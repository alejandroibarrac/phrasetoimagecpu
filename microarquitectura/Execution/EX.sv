==> flow/design.v <==
module ALU #(parameter N = 4)(input logic [N-1:0] a, b,
										input logic [1:0] selec_alu,
										output logic [N-1:0] result,
										output logic Neg, Z, C, V);
	logic [N-1:0] result_suma, result_resta, result_multi;			
	logic co_suma, co_resta;
	sumador_nb #(N) sum(a, b,1'b0, result_suma, co_suma);
	restador_nb #(N) rest(a, b,1'b0,result_resta, co_resta);
	multiplicador #(N) mult(a, b, result_multi);
	Mux #(N) m (result_suma, result_resta, result_multi,b,selec_alu,result);
	flag_negativo  fn(result[N-1], selec_alu, Neg);
	flag_carry  fC (co_suma, co_resta, selec_alu, C);
	flag_cero #(N) fz (result, C, Z);
	flag_overflow #(N) fv (a, b, result, selec_alu, V);
endmodule 
 module Mux	#(parameter N = 4)	(input logic[N-1:0] r1, r2, r3,r4,
											input logic[1:0] selec_alu,
											output logic[N-1:0] result);
	always_comb
		case(selec_alu)
			2'b00 : result = r1;
			2'b01 : result = r2;
			2'b10 : result = r3;
			2'b11 : result = r4;
			default : result = 'z;
		endcase
endmodule 
 module divisor_nb #(parameter N = 4)(input logic [N-1:0] a,b,
										output logic [N-1:0] result );
assign result = a / b;
endmodule 
 module flag_carry (input logic  co_suma,co_resta,
							  input logic [1:0] selec_alu,
							  output logic flag );
assign flag = (co_resta & (selec_alu==2'b01)) | (co_suma & (selec_alu==2'b0));
endmodule 
 module flag_cero #(parameter N = 4)(input logic [N-1:0] result,
												 input logic f_carry,
												 output logic flag );
assign flag = (result=='b0) & (f_carry==1'b0);
endmodule 
 module flag_negativo (input logic  co_resta,
							  input logic [1:0] selec_alu,
							  output logic flag );
assign flag = co_resta & (selec_alu==2'b01);
endmodule 
 module flag_overflow #(parameter N = 4)(input logic [N-1:0] a,b, result,
													  input logic [1:0] selec_alu,
														output logic flag );
wire[N-1:0] d;
divisor_nb #(N) div (result,b,d);					
assign flag = (a!=d) & (selec_alu==2'b10);
endmodule 
 module multiplicador #(parameter N = 4)(input logic [N-1:0] a,b,
										output logic [N-1:0] result );
assign result = a * b;
endmodule 
 module negador_1b (input logic a, output logic result );
assign result = ~a;
endmodule 
 module negador_nb #(parameter N = 4)(input logic [N-1:0] a,
										output logic [N-1:0] result );
genvar i;
generate				
	for( i=0;i<N;i++) begin: gen_loop
		negador_1b uut (a[i],result[i]);
	end 		
endgenerate
endmodule 
module restador_nb #(parameter N = 4) (input logic [N-1:0] a, b,
													input logic ci,
												  output logic [N-1:0] rest,
												  output logic co);
wire [N-1:0] b_negado ;
wire ci_negado,co_negado; 
negador_nb #(N) neg (b, b_negado);
negador_1b cn (ci,ci_negado ); 
sumador_nb #(N) resta (a,b_negado,ci_negado,rest,co_negado);	  
negador_1b con (co_negado ,co); 
endmodule 
module sumador_1b  (input logic  a, b, ci,
							output logic sum, co);
assign sum = (a ^ b) ^ ci;										 
assign co = (ci & b) | (a & b) | (ci & a);
endmodule 
module sumador_nb #(parameter N = 4) (input logic [N-1:0] a, b,
													input logic ci,
												  output logic [N-1:0] sum,
												  output logic co);
generate
	if (N==1) begin
	sumador_1b sum1b1 (a[0],b[0],ci,sum[0],co);
	end
	else begin
		genvar i;
		wire c [N-1:1];
		sumador_1b sum1b2 (a[0],b[0],ci,sum[0],c[1]);					
			for( i=1;i<N-1;i++) begin: gen_loop
				sumador_1b sum1b3 (a[i],b[i],c[i],sum[i],c[i+1]);
			end
		sumador_1b sum1b14 (a[N-1],b[N-1],c[N-1],sum[N-1],co);	
	end
endgenerate
endmodule
module EX (input clk, reset,FlagW,branchBoolean,immediateBoolean,regwBoolean,regwBoolean2,
			  input logic [31:0] A,B,
			  input logic [1:0] ALUControl,Cond_select,
			  input logic [3:0] regselector1,regselector2,regselectordest,regselectordest2,
			  input logic [31:0] FinalResult,FinalResult2,
			  output logic PC_select,
			  output logic [31:0] ALUResult,AOUT
);
logic flagN,flagZ,flagC,flagV;
logic [31:0] BOUT;
ForwardingUnit fu(branchBoolean,immediateBoolean,regwBoolean,regwBoolean2,
					regselector1, regselector2, regselectordest,regselectordest2,
					A,B, FinalResult,FinalResult2,
					AOUT, BOUT);
ALU #(32) alucpu (AOUT, BOUT,ALUControl, ALUResult,flagN,flagZ,flagC,flagV);
PC_condition pc_cond(clk, reset,branchBoolean,FlagW , {flagN,flagZ,flagV},Cond_select, PC_select);
endmodule 
module ForwardingUnit ( input	logic branchBoolean,immediateBoolean,regwBoolean,regwBoolean2,
								input logic [3:0] R1, R2, Rdest,Rdest2,
								input logic [31:0] A,B, FinalResult,FinalResult2,
								output logic [31:0] AOUT, BOUT
);
logic [31:0] AOUT1,BOUT1;
Mux2_1 #(32) Amux(A,FinalResult, !branchBoolean & (R1==Rdest) & regwBoolean, AOUT1);
Mux2_1 #(32) Bmux(B,FinalResult, !immediateBoolean & (R2==Rdest) & regwBoolean, BOUT1);
Mux2_1 #(32) Amux2(AOUT1,FinalResult2, !branchBoolean & (R1==Rdest2) & regwBoolean2, AOUT);
Mux2_1 #(32) Bmux2(BOUT1,FinalResult2, !immediateBoolean & (R2==Rdest2) & regwBoolean2, BOUT);
endmodule 
module PC_condition(input logic clk, reset,branchBoolean,FlagW, 
							  input logic[2:0] Flagsin,
							  input logic [1:0] Cond_select,
							  output logic PC_select
);
	logic [2:0] Flags;
	logic CondBoolean;
	logic neg, zero, overflow;
	ff_enable #(3)flagff(clk, reset, FlagW,Flagsin[2:0], Flags);
		logic  ge;
		assign {neg, zero, overflow} = Flags;
		assign ge = (neg == overflow);
		always_comb begin
			case(Cond_select)
				2'b00: CondBoolean = ~zero & ge;  
				2'b01: CondBoolean = ge;  
				2'b10: CondBoolean = zero;  
				2'b11: CondBoolean = 1'b1;  
				default: CondBoolean = 1'bx;  
			endcase
			PC_select = CondBoolean & branchBoolean;
		end
endmodule
 module Mux2_1	#(parameter N = 32)	(input logic[N-1:0] r1, r2,
											input logic selector,
											output logic[N-1:0] result);
	always_comb
		case(selector)
			1'b0 : result = r1;
			1'b1 : result = r2;
			default : result = 'z;
		endcase
endmodule 
module ff_enable #(parameter n = 2)(input logic clk, reset, enable,
												 input logic [n-1:0] d,
												output logic [n-1:0] q);
	always_ff @(negedge clk, posedge reset)
		if (reset) q <= 0;
		else if (enable) q <= d;
endmodule 
From RTL to reports: EX
What the tools print for EX, step after step.
Line numbers count from 1 in the design file above.
Operators: Yosys type, input widths -> output width; for muxes data width and select width s.
Cell names lack the library's common part.
{"block": "inputs", "design": "EX", "clk_port": "clk", "library": "sky130hd", "pvt_corner": "tt_025C_1v80"}

Word-level counts
Yosys after proc, flatten, opt, wreduce and memory -nomap, before mapping. Enables and synchronous resets that opt folds into registers are not counted as muxes. Memory bits, and registers merged into a memory's read port (data or address), are not among the register bits. Print and check cells are not counted. Equal cells are merged and count once.
{"block": "bits", "clocked_rd_ports_x_width": 0, "reg_bits": 3, "elab_cells": 522, "latchBits": 0, "mem_bits_rw": 0, "n_memories": 0, "romBits": 0, "output_inout_bits": 65}
{"block": "op_classes", "muxes": 6, "bitwise": 496, "eq_ne": 12, "addsub": 0, "reduce_and_logical": 5, "n_shift": 0, "n_cmp": 0, "mul": 1, "div_mod_pow": 1}
{"block": "ops", "op": "$div 32x32->32", "count": 1}
{"block": "ops", "op": "$mul 32x32->32", "count": 1}
{"block": "ops", "op": "$pmux 32 s2", "count": 4}
{"block": "ops", "op": "$and 1x1->1", "count": 203}
{"block": "ops", "op": "$pmux 32 s4", "count": 1}
{"block": "ops", "op": "$or 1x1->1", "count": 127}
{"block": "ops", "op": "$xor 1x1->1", "count": 126}
{"block": "ops", "op": "$not 1->1", "count": 40}
{"block": "ops", "op": "$ne 32x32->1", "count": 1}
{"block": "ops", "op": "$logic_not 32->1", "count": 1}
{"block": "ops", "op": "$eq 4x4->1", "count": 4}
{"block": "ops", "op": "$eq 2x2->1 const B", "count": 4}
{"block": "ops", "op": "$eq 2x1->1 const B", "count": 2}
{"block": "ops", "op": "$logic_not 2->1", "count": 2}
{"block": "ops", "op": "$pmux 1 s4", "count": 1}
{"block": "ops", "op": "$logic_not 1->1", "count": 2}
{"block": "ops", "op": "$eq 1x1->1", "count": 1}

Depth
Depth = most cells in a row (Yosys ltp): at word level without a register or memory, in the mapped netlist without a sequential cell, where the memories' decode and read muxes count.
{"block": "depth", "depth_word": 108, "ABC_AREA": 0, "mapped_depth": 467, "ltp_nobuf": 431}

Netlist
Yosys stat after the flow's synthesis: flattened, memories mapped to cells. It holds for the ABC_AREA given above (unset counts as 0); a run with the other value may have another netlist.
Totals and module areas in this step are rounded.
{"block": "synth_totals", "seq_area_um2": 75, "stdcells": 6648, "synth_area_um2": 48000, "flip_flops": 3}
{"block": "by_type", "cell": "fa_1", "count": 469, "area_total_um2": 9.39E+03}
{"block": "by_type", "cell": "ha_1", "count": 670, "area_total_um2": 8383.04}
{"block": "by_type", "cell": "nand2_1", "count": 781, "area_total_um2": 2.93E+03}
{"block": "by_type", "cell": "nor2_1", "count": 699, "area_total_um2": 2.62E+03}
{"block": "by_type", "cell": "inv_1", "count": 660, "area_total_um2": 2.48E+03}
{"block": "by_type", "cell": "xnor2_1", "count": 267, "area_total_um2": 2.34E+03}
{"block": "by_type", "cell": "a21oi_1", "count": 418, "area_total_um2": 2.09E+03}
{"block": "by_type", "cell": "o21ai_0", "count": 348, "area_total_um2": 1741.67}
{"block": "by_type", "cell": "o21a_1", "count": 203, "area_total_um2": 1.52E+03}
{"block": "by_type", "cell": "a21o_1", "count": 171, "area_total_um2": 1.28E+03}
{"block": "by_type", "cell": "nor3_1", "count": 239, "area_total_um2": 1.2E+03}
{"block": "by_type", "cell": "xor2_1", "count": 137, "area_total_um2": 1.2E+03}
{"block": "by_type", "cell": "mux2_2", "count": 74, "area_total_um2": 833.299}
{"block": "by_type", "cell": "nand3_1", "count": 136, "area_total_um2": 680.653}
{"block": "by_type", "cell": "clkbuf_1", "count": 180, "area_total_um2": 675.648}
{"block": "by_type", "cell": "a31oi_1", "count": 79, "area_total_um2": 494.224}
{"block": "by_type", "cell": "nand2b_1", "count": 78, "area_total_um2": 487.968}
{"block": "by_type", "cell": "or3_1", "count": 69, "area_total_um2": 431.664}
Not listed: further types 82, cells in them 970.
The figures by module come from a second, unflattened synthesis with its own total; it is not the netlist above.
{"block": "hier_totals", "cells_unflattened": 6583, "hier_area_um2": 51000}
Each row is one instance without its submodules.
{"block": "modules", "module": "divisor_nb #(N=32)", "cells": 4449, "mod_seq_area_um2": 0.0, "mod_area_um2": 30000, "instances": 1}
{"block": "modules", "module": "multiplicador #(N=32)", "cells": 1754, "mod_seq_area_um2": 0.0, "mod_area_um2": 16000, "instances": 1}
{"block": "modules", "module": "Mux2_1 #(N=32)", "cells": 36, "mod_seq_area_um2": 0.0, "mod_area_um2": 540, "instances": 4}
{"block": "modules", "module": "sumador_1b", "cells": 1, "mod_seq_area_um2": 0.0, "mod_area_um2": 20, "instances": 64}
{"block": "modules", "module": "Mux #(N=32)", "cells": 39, "mod_seq_area_um2": 0.0, "mod_area_um2": 810, "instances": 1}
{"block": "modules", "module": "flag_overflow #(N=32)", "cells": 44, "mod_seq_area_um2": 0.0, "mod_area_um2": 350, "instances": 1}
{"block": "modules", "module": "ForwardingUnit", "cells": 27, "mod_seq_area_um2": 0.0, "mod_area_um2": 210, "instances": 1}
{"block": "modules", "module": "negador_1b", "cells": 1, "mod_seq_area_um2": 0.0, "mod_area_um2": 3.8, "instances": 34}
{"block": "modules", "module": "ff_enable #(n=3)", "cells": 7, "mod_seq_area_um2": 75, "mod_area_um2": 110, "instances": 1}
{"block": "modules", "module": "flag_cero #(N=32)", "cells": 12, "mod_seq_area_um2": 0.0, "mod_area_um2": 83, "instances": 1}
{"block": "modules", "module": "PC_condition", "cells": 5, "mod_seq_area_um2": 0.0, "mod_area_um2": 43, "instances": 1}
{"block": "modules", "module": "flag_carry", "cells": 2, "mod_seq_area_um2": 0.0, "mod_area_um2": 14, "instances": 1}
{"block": "modules", "module": "flag_negativo", "cells": 1, "mod_seq_area_um2": 0.0, "mod_area_um2": 8.8, "instances": 1}
{"block": "modules", "module": "ALU #(N=32)", "cells": 1, "mod_seq_area_um2": 0.0, "mod_area_um2": 3.8, "instances": 1}
Modules not listed: 4.

Lab notebook: EX

EX: 2 stored runs of the Yosys and OpenROAD flow on sky130hd. The settings differ; the order carries no meaning. The constraints put input and output delay at 20% of the set period each and load the outputs with 0.01 pF.

{"run": "run A", "settings": { "period_ns": 232.0, "CORE_UTILIZATION": 58, "SETUP_SLACK_MARGIN": 5.0, "HOLD_SLACK_MARGIN": 0.01, "CORE_ASPECT_RATIO": 1.58, "TNS_END_PERCENT": 50, "CTS_CLUSTER_SIZE": 49, "CAP_MARGIN": 35, "SLEW_MARGIN": 40, "MIN_ROUTING_LAYER": "met2", "MAX_ROUTING_LAYER": "met4", "CORE_MARGIN": 2 }, "outcome": "did not finish, routing stopped with GRT-0116"}
{"run": "run B", "settings": { "period_ns": 352.0, "CORE_UTILIZATION": 63, "SETUP_SLACK_MARGIN": 5.0, "PLACE_DENSITY_LB_ADDON": 0.07, "CORE_MARGIN": 8, "CELL_PAD_IN_SITES_DETAIL_PLACEMENT": 2, "TNS_END_PERCENT": 25, "ABC_AREA": 1, "CTS_CLUSTER_DIAMETER": 196, "SLEW_MARGIN": 25, "CAP_MARGIN": 20 }, "outcome": "did not finish, placement stopped with a tool error"}
